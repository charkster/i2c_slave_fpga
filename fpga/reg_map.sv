==> flow/design.v <==
module reg_map (
  input  logic       clk,
  input  logic       rst_n,
  input  logic [7:0] addr,
  input  logic [7:0] wdata,
  input  logic       wr_en_wdata,
  output logic [7:0] rdata,
  output logic [7:0] register_0,
  output logic [7:0] register_1,
  output logic [7:0] register_2,
  output logic [7:0] register_3
);
  parameter MAX_ADDRESS = 3;  
  logic [7:0] registers[3:0];
  logic wr_en_wdata_hold;
  logic wr_en_wdata_fedge;
  always_ff @ (posedge clk, negedge rst_n)
    if (!rst_n) wr_en_wdata_hold <= 1'b0;
    else        wr_en_wdata_hold <= wr_en_wdata;
  assign wr_en_wdata_fedge = wr_en_wdata_hold && (!wr_en_wdata);
  integer i;
  always_ff @(posedge clk, negedge rst_n)
    if (!rst_n)      for (i=0; i<=MAX_ADDRESS; i=i+1) registers[i]    <= 8'h00;
    else if (wr_en_wdata_fedge)                       registers[addr] <= wdata;
  assign rdata = (addr <= MAX_ADDRESS) ? registers[addr] : 8'd0;
  always_comb begin
    register_0 = registers[0];
    register_1 = registers[1];
    register_2 = registers[2];
    register_3 = registers[3];
  end
endmodule
Tool chain data of reg_map

Tool output for the design above, in the order of the flow.
Line numbers count from 1 in the design file above.
Operators carry their Yosys type and port widths (W data, S select, Z words).
Library cell names are shortened.
A cell with - has no value.

Design top: reg_map
Clock input: clk
Cell library: sky130hd
Timing corner: tt_025C_1v80

Word level

Yosys after proc, flatten, opt, wreduce and memory -nomap, before mapping. Enables and synchronous resets that opt folds into registers are not counted as muxes. Print and check cells are not counted. Equal cells are merged and count once.

Eq/ne operators: 3
Reductions and logical operators: 7
Multiplexer cells: 2
$lt $le $gt $ge: 1

Operators by type and width:

| operator             | count |
| $pmux W8 S4          | 1 |
| $reduce_and A2 Y1    | 4 |
| $le A8 B2 Y1 const B | 1 |
| $mux W8              | 1 |
| $eq A2 B2 Y1 const B | 2 |
| $eq A2 B1 Y1 const B | 1 |
| $logic_not A2 Y1     | 1 |
| $logic_and A1 B1 Y1  | 1 |
| $logic_not A1 Y1     | 1 |

Flip-flop bits (word level): 33
Input bits: 19
Output and inout bits: 40

Logic depth

Longest topological path by Yosys (ltp), each cell counted once; first at word level (registers and memories cut), then after technology mapping (sequential cells cut; the memories' decode and read muxes count).

Depth in word-level cells: 3
ABC_AREA: 0
Mapped depth: 3

Synthesis result

Source: synth_stat.txt of the flow (Yosys; design flattened, memories mapped). It holds for the ABC_AREA given above (unset counts as 0); a run with the other value may have another netlist.

Cells by type:

| cell type | count |
| dfrtp_1   | 33 |
| mux2_2    | 32 |
| mux4_1    | 8 |
| and3_1    | 8 |
| and4bb_2  | 2 |
| nor4b_4   | 1 |
| buf_6     | 2 |
| nand4b_2  | 1 |
| buf_2     | 2 |
| nor4_1    | 1 |
| nor2_1    | 1 |

Flip-flop cells: 33
Mapped cells: 91
Mapped area: 0.0015527 mm2

Worst setup path after synthesis

Path of least setup slack by OpenSTA after synthesis, without wires, with an ideal clock, recovery checks aside; 20% of the period is set as input and as output delay. Where synthesis merged equal registers, the netlist keeps one of their names.

Path type: input -> output
From: input port addr[0]
To: output port rdata[0]
Path buffers: 1
Path delay: 881 ps
Setup slack: 295 ps
Stages: 3
Data arrival time: 1273 ps
Input delay: 392 ps
Period: 1960 ps
Launch time at the first pin: 392 ps
Period reached after synthesis: 1665 ps

"path delay" = arrival - input delay + setup time.
At an output port there is no setup time.
"stages": output pins that drive a net of the path, with the launching flip-flop's if there is one; two outputs of one cell count as two.
"period reached after synthesis" is the clock period less the worst setup slack; recovery checks do not enter. This is arithmetic on one report: input and output delays are still those of the set period (20% each).
The rows between start and end are the longest chain of elaborated cells between them; the timing report does not say that the signal goes this way. Where chains are equally long, one stands for them.
A line is the first line of the expression or statement that the cell stems from. Yosys adds cells for indexed reads and writes and turns some case tables into memories.

Path through: buf_6 -> mux4_1 -> and3_1
Length of the longest elaborated chain: 3

Ends and longest elaborated chain, post-synthesis:

| what         | RTL line | RTL |
| from (decl)  | 4        | `input  logic [7:0] addr,` |
| $eq A2 B2 Y1 | 25       | `assign rdata = (addr <= MAX_ADDRESS) ? registers[addr] : 8'd0;` |
| $pmux W8 S4  | 25       |  |
| $mux W8      | 25       |  |
| to (decl)    | 7        | `output logic [7:0] rdata,` |

Path in the finished layout

Path of least setup slack in the final report of entry B (OpenROAD, finished layout, wires in). Where an end is a register, its clock arrival counts in the times.
The report prints the path's times to 10 ps; the period is as set.

Path type: register -> output
From: register registers[3][1]
To: output port rdata[1]
Period: 1790 ps
Setup slack: -10 ps
Data arrival time: 1440 ps
Path buffers: 1
Launch time at the first pin: 280 ps
Stages: 4

The rows between start and end are the longest chain of elaborated cells between them; the timing report does not say that the signal goes this way. Where chains are equally long, one stands for them.

Path through: dfrtp_1 -> mux4_2 -> and3_4 -> buf_6
Length of the longest elaborated chain: 2

Ends and longest elaborated chain, post-layout:

| what          | RTL line | RTL |
| from (decl)   | 14       | `logic [7:0] registers[3:0];` |
| from (assign) | 23       | `if (!rst_n)      for (i=0; i<=MAX_ADDRESS; i=i+1) registers[i]    <= 8'h00;` |
| from (assign) | 24       | `else if (wr_en_wdata_fedge)                       registers[addr] <= wdata;` |
| $pmux W8 S4   | 25       | `assign rdata = (addr <= MAX_ADDRESS) ? registers[addr] : 8'd0;` |
| $mux W8       | 25       |  |
| to (decl)     | 7        | `output logic [7:0] rdata,` |

Settings and measured results of 2 stored flow runs for module reg_map (sky130hd), not sorted in any way. The constraints put input and output delay at 20% of the set period each and load the outputs with 0.01 pF.
"period reached": clock period set for the run, less the worst setup slack. It is reckoned from that one timing run; input and output delays stay at 20% of the period that was set.
"time of the worst setup path" = time allowed to the worst setup path (clock period - input delay - output delay, where it has them) - its slack; a late launch clock adds to it, a late capture clock takes from it.
By "overall power" is meant OpenSTA's value without simulated activity: inputs other than the clock are taken to toggle once in ten clock periods, and the tool carries that through the logic.
"time of the worst setup path" is given in steps of 10 ps.
A setting shown as n/a is not set for that run.
Results: n/a = not shown.

| name                                      | entry A | entry B            |
| period_ns                                 | 2.84    | 1.79               |
| CORE_UTILIZATION                          | 72      | 16                 |
| SETUP_SLACK_MARGIN                        | 0.36    | n/a                |
| PLACE_DENSITY_LB_ADDON                    | 0.03    | 0.14               |
| HOLD_SLACK_MARGIN                         | 0.29    | n/a                |
| CORE_MARGIN                               | 5       | 5                  |
| CELL_PAD_IN_SITES_DETAIL_PLACEMENT        | 1       | n/a                |
| GPL_TIMING_DRIVEN                         | 0       | 1                  |
| CTS_CLUSTER_SIZE                          | 52      | 94                 |
| CAP_MARGIN                                | 30      | 20                 |
| MIN_ROUTING_LAYER                         | met2    | met2               |
| SLEW_MARGIN                               | 20      | 20                 |
| CORE_ASPECT_RATIO                         | n/a     | 0.71               |
| CELL_PAD_IN_SITES_GLOBAL_PLACEMENT        | n/a     | 1                  |
| TNS_END_PERCENT                           | n/a     | 95                 |
| MAX_ROUTING_LAYER                         | n/a     | met4               |
| time of the worst setup path (ps)         | n/a     | 1440               |
| type of the worst setup path              | n/a     | register -> output |
| total negative slack on setup checks (ps) | n/a     | -10                |
| utilization after routing (%)             | n/a     | 30.5               |
| worst setup slack after layout (ps)       | n/a     | -5                 |
| standard-cell area after layout (mm2)     | n/a     | 0.0029103          |
| period reached (ps)                       | n/a     | 1795               |
| overall power (uW)                        | n/a     | 3033               |
| chip area in the Yosys report (mm2)       | n/a     | 0.0015527          |
| die area (mm2)                            | n/a     | 0.0118039          |

Entry A: did not finish, placement stopped with FLW-0024
